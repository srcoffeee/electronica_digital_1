==> flow/design.v <==
module uart_tx_8n1 (
    clk,         
    txbyte,      
    senddata,    
    txdone,      
    tx,          
    );
    input clk;
    input[7:0] txbyte;
    input senddata;
    output txdone;
    output tx;
    parameter STATE_IDLE=8'd0;
    parameter STATE_STARTTX=8'd1;
    parameter STATE_TXING=8'd2;
    parameter STATE_TXDONE=8'd3;
    reg[7:0] state=8'b0;
    reg[7:0] buf_tx=8'b0;
    reg[7:0] bits_sent=8'b0;
    reg txbit=1'b1;
    reg txdone=1'b0;
    assign tx=txbit;
    always @ (posedge clk) begin
        if (senddata == 1 && state == STATE_IDLE) begin
            state <= STATE_STARTTX;
            buf_tx <= txbyte;
            txdone <= 1'b0;
        end else if (state == STATE_IDLE) begin
            txbit <= 1'b1;
            txdone <= 1'b0;
        end
        if (state == STATE_STARTTX) begin
            txbit <= 1'b0;
            state <= STATE_TXING;
        end
        if (state == STATE_TXING && bits_sent < 8'd8) begin
            txbit <= buf_tx[0];
            buf_tx <= buf_tx>>1;
            bits_sent = bits_sent + 1;
        end else if (state == STATE_TXING) begin
            txbit <= 1'b1;
            bits_sent <= 8'b0;
            state <= STATE_TXDONE;
        end
        if (state == STATE_TXDONE) begin
            txdone <= 1'b1;
            state <= STATE_IDLE;
        end
    end
endmodule
module top (
    clk,
    byte2send,
    tx_start,
    tx_done,
    tx_pin
);
  input clk;
  input [7:0] byte2send;
  input tx_start;
  output tx_done;
  output tx_pin;
  uart_tx_8n1 uart_tx (
      .clk(clk),
      .txbyte(byte2send),
      .senddata(tx_start),
      .txdone(tx_done),
      .tx(tx_pin)
  );
endmodule
== Step by step through the tools: top ==
Tool output for the design above, in the order of the flow.
Line numbers count from 1 in the design file above.
Library cell names are shortened.
Not given: n/a
Inputs
  top: top
  clock input: clk
  library: sky130hd
  timing corner: tt_025C_1v80

== Elaborated design ==
Yosys after proc, flatten, opt, wreduce and memory -nomap, before mapping. Memory bits, and registers merged into a memory's read port (data or address), are not among the register bits. Print and check cells are not counted. Equal cells are merged and count once.
Bit counts
  output and inout port bits: 2
  register bits: 26
  input bits: 10
  word-level cells: 35
Operators by class
  reductions and logical operators: 8
  eq/ne operators: 4
  magnitude comparators: 1
  add/subtract/negate cells: 1
  muxes and demuxes: 15
Operators with widths (count)
  2-to-1 mux 8 bit: 7
  == test 8 x 2 -> 1 bit with constant B: 2
  adder 8 x 1 -> 8 bit with constant B: 1
  == test 8 x 1 -> 1 bit with constant B: 1
  less-than comparator 8 x 4 -> 1 bit with constant B: 1
  logical NOT 8 bit: 1
  2-to-1 mux 7 bit: 1
  2-to-1 mux 1 bit: 7
  nonzero test 2 bit: 3
  inequality test 4 bit with constant B: 1
  nonzero test 4 bit: 1
  logical AND 1 bit: 2
  AND reduction 2 bit: 1

== Longest topological paths ==
Yosys ltp: most cells in a row. Word level: on the elaborated netlist, between registers, memories and ports. Mapped: between sequential cells and ports; inverters and the memories' decode and read muxes count.
Depth
  word-level depth: 6
  ABC_AREA: 0
  gate-level depth with buffers: 5
  depth with buffers taken out: 4

== Synthesis result ==
Yosys stat after the flow's synthesis: flattened, memories mapped to cells. It holds for the ABC_AREA given above (unset counts as 0); a run with the other value may have another netlist.
The area totals of this step are shown rounded.
Synthesis totals
  synthesis area: 1060 sq um
  mapped cells: 78
  mapped flip-flops: 26
Cell types
  edfxtp_1: count 16, total area 480.461 sq um
  dfxtp_1: count 10, total area 200.192 sq um
  mux2_4: count 6, total area 90.086 sq um
  clkbuf_1: count 6, total area 22.522 sq um
  nor4_4: count 1, total area 21.27 sq um
  nor2_1: count 5, total area 18.768 sq um
  xnor2_1: count 2, total area 17.517 sq um
  a21oi_1: count 3, total area 15.014 sq um
  ha_1: count 1, total area 12.512 sq um
  buf_6: count 1, total area 11.261 sq um
  inv_1: count 3, total area 11.261 sq um
  mux2_2: count 1, total area 11.261 sq um
  nand2_1: count 3, total area 11.261 sq um
  or4_4: count 1, total area 11.261 sq um
  nor3_1: count 2, total area 10.01 sq um
  o21ai_0: count 2, total area 10.01 sq um
  nand2b_2: count 1, total area 8.758 sq um
  nand4b_1: count 1, total area 8.758 sq um
Other cell types: 13; their cells: 13.
The figures by module come from a second, unflattened synthesis with its own total; it is not the netlist above.
Second synthesis, totals
  cell total of the unflattened synthesis: 82
  area total of the unflattened synthesis: 1030 sq um
Each row is one instance without its submodules.
By module
  uart_tx_8n1: area 1030 sq um, instances 1, cells 82
  top: area 0.0 sq um, instances 1, cells 0

== Path before layout ==
Path of least setup slack by OpenSTA after synthesis, without wires, with an ideal clock, recovery checks aside; 20% of the period is set as input and as output delay. Where synthesis merged equal registers, the netlist keeps one of their names.
Timing after synthesis
  path type: register to register
  from: register uart_tx.state[2]
  to: register uart_tx.buf_tx[0]
  stages: 4
  path slack: -0.092 ns
  required time: 1.616 ns
  arrival: 1.708 ns
  delay of the path: 2.082 ns
  clock period: 1.99 ns
  time at the first pin: 0.000 ns
  period reached after synthesis: 2.082 ns
"delay of the path" is the arrival time less input delay plus setup time.
"stages" counts driving pins, that of a launching flip-flop among them; a cell with two outputs on the path counts twice.
"period reached after synthesis" = period - worst setup slack (recovery checks aside). The figure is calculated, with input and output delays left at 20% of the set period.
Between the ends stands the longest chain of elaborated cells between them, by number of cells; it is not shown to be the way that was timed. Of several equally long chains one is given.
A line is the first line of the expression or statement that the cell stems from. Yosys adds cells for indexed reads and writes and turns some case tables into memories.
A register here has more assigning lines than the two given.
Only ways into the end's enable, where the timed path ends, are counted here.
On the way, after synthesis
  cell sequence: dfxtp_1 > or4_4 > or4_1 > a21oi_1
  length of the longest elaborated chain: 3
  elaborated cells between the ends (all ways): 5
  those cells by class: eq/ne: 1; reduce/logical: 4
RTL lines, path after synthesis
  from (decl): RTL line 17  | reg[7:0] state=8'b0;
  from (assign): RTL line 25  | state <= STATE_STARTTX;
  from (assign): RTL line 34  | state <= STATE_TXING;
  == test 8 x 2 -> 1 bit: RTL line 36  | if (state == STATE_TXING && bits_sent < 8'd8) begin
  logical AND 1 bit: RTL line 36
  nonzero test 2 bit
  to (assign): RTL line 26  | buf_tx <= txbyte;
  to (assign): RTL line 38  | buf_tx <= buf_tx>>1;
  to (decl): RTL line 18  | reg[7:0] buf_tx=8'b0;

== Path in the finished layout ==
From the final timing report of flow run 1: the path of least setup slack in the routed layout; clock arrival at registers is part of the times.
Timing post-layout
  path type: register to register
  from: register uart_tx.state[2]
  to: register uart_tx.buf_tx[5]
  arrival: 2.41 ns
  time at the first pin: 0.31 ns
  required time: 3.48 ns
  clock period: 3.52 ns
  path slack: 1.07 ns
  stages: 4
Between the ends stands the longest chain of elaborated cells between them, by number of cells; it is not shown to be the way that was timed. Of several equally long chains one is given.
A register here has more assigning lines than the two given.
Only ways into the end's enable, where the timed path ends, are counted here.
On the way, post-layout
  cell sequence: dfxtp_1 > or4_4 > or4_1 > a21oi_1
  length of the longest elaborated chain: 3
  elaborated cells between the ends (all ways): 5
  those cells by class: eq/ne: 1; reduce/logical: 4
RTL lines, path post-layout
  from (decl): RTL line 17  | reg[7:0] state=8'b0;
  from (assign): RTL line 25  | state <= STATE_STARTTX;
  from (assign): RTL line 34  | state <= STATE_TXING;
  == test 8 x 2 -> 1 bit: RTL line 36  | if (state == STATE_TXING && bits_sent < 8'd8) begin
  logical AND 1 bit: RTL line 36
  nonzero test 2 bit
  to (assign): RTL line 26  | buf_tx <= txbyte;
  to (assign): RTL line 38  | buf_tx <= buf_tx>>1;
  to (decl): RTL line 18  | reg[7:0] buf_tx=8'b0;

FLOW RESULTS
============

Below are 2 stored runs of the flow (Yosys, OpenROAD; platform sky130hd) on top, each with its settings and what was measured, unordered. Constraints: input delay and output delay 20% of the set period each, output load 0.01 pF.
"clock period achieved" means the clock period less the worst setup slack. The figure is calculated, with input and output delays left at 20% of the set period.
"time used up by the worst setup path" means the part of the period allowed to the worst setup path (the constraints hold back 20% at inputs and 20% at outputs) less its slack; where the path has registers, the arrival times of their clocks count too.
"total design power" is the tool's figure for a default switching activity; nothing was simulated.
Measured values are rounded.

==> flow run 1: settings <==
{ "period_ns": 3.52, "CORE_UTILIZATION": 50, "PLACE_DENSITY": 0.8, "CORE_MARGIN": 8, "CELL_PAD_IN_SITES_DETAIL_PLACEMENT": 2, "GPL_TIMING_DRIVEN": 0, "CTS_CLUSTER_DIAMETER": 399, "CAP_MARGIN": 20, "SLEW_MARGIN": 20 }
==> flow run 1: results <==
setup TNS: 0.000 ns
smallest setup slack: 1.07 ns
total design power: 0.000515 W
worst hold slack: 0.450 ns
full die area: 3840 sq um
netlist area reported by Yosys: 1060 sq um
final utilization: 62.9%
clock period achieved: 2.448 ns
time used up by the worst setup path: 2.45 ns
worst path kind: register to register
std-cell area (final layout): 1250 sq um

==> flow run 2: settings <==
{ "period_ns": 2.2, "SETUP_SLACK_MARGIN": -0.14, "CAP_MARGIN": 20, "CORE_MARGIN": 2, "CORE_UTILIZATION": 40, "SLEW_MARGIN": 20 }
==> flow run 2: results <==
setup TNS: 0.000 ns
smallest setup slack: 0.209 ns
total design power: 0.000805 W
worst hold slack: 0.361 ns
full die area: 3070 sq um
netlist area reported by Yosys: 1060 sq um
final utilization: 48.8%
clock period achieved: 1.991 ns
time used up by the worst setup path: 1.99 ns
worst path kind: register to register
std-cell area (final layout): 1220 sq um
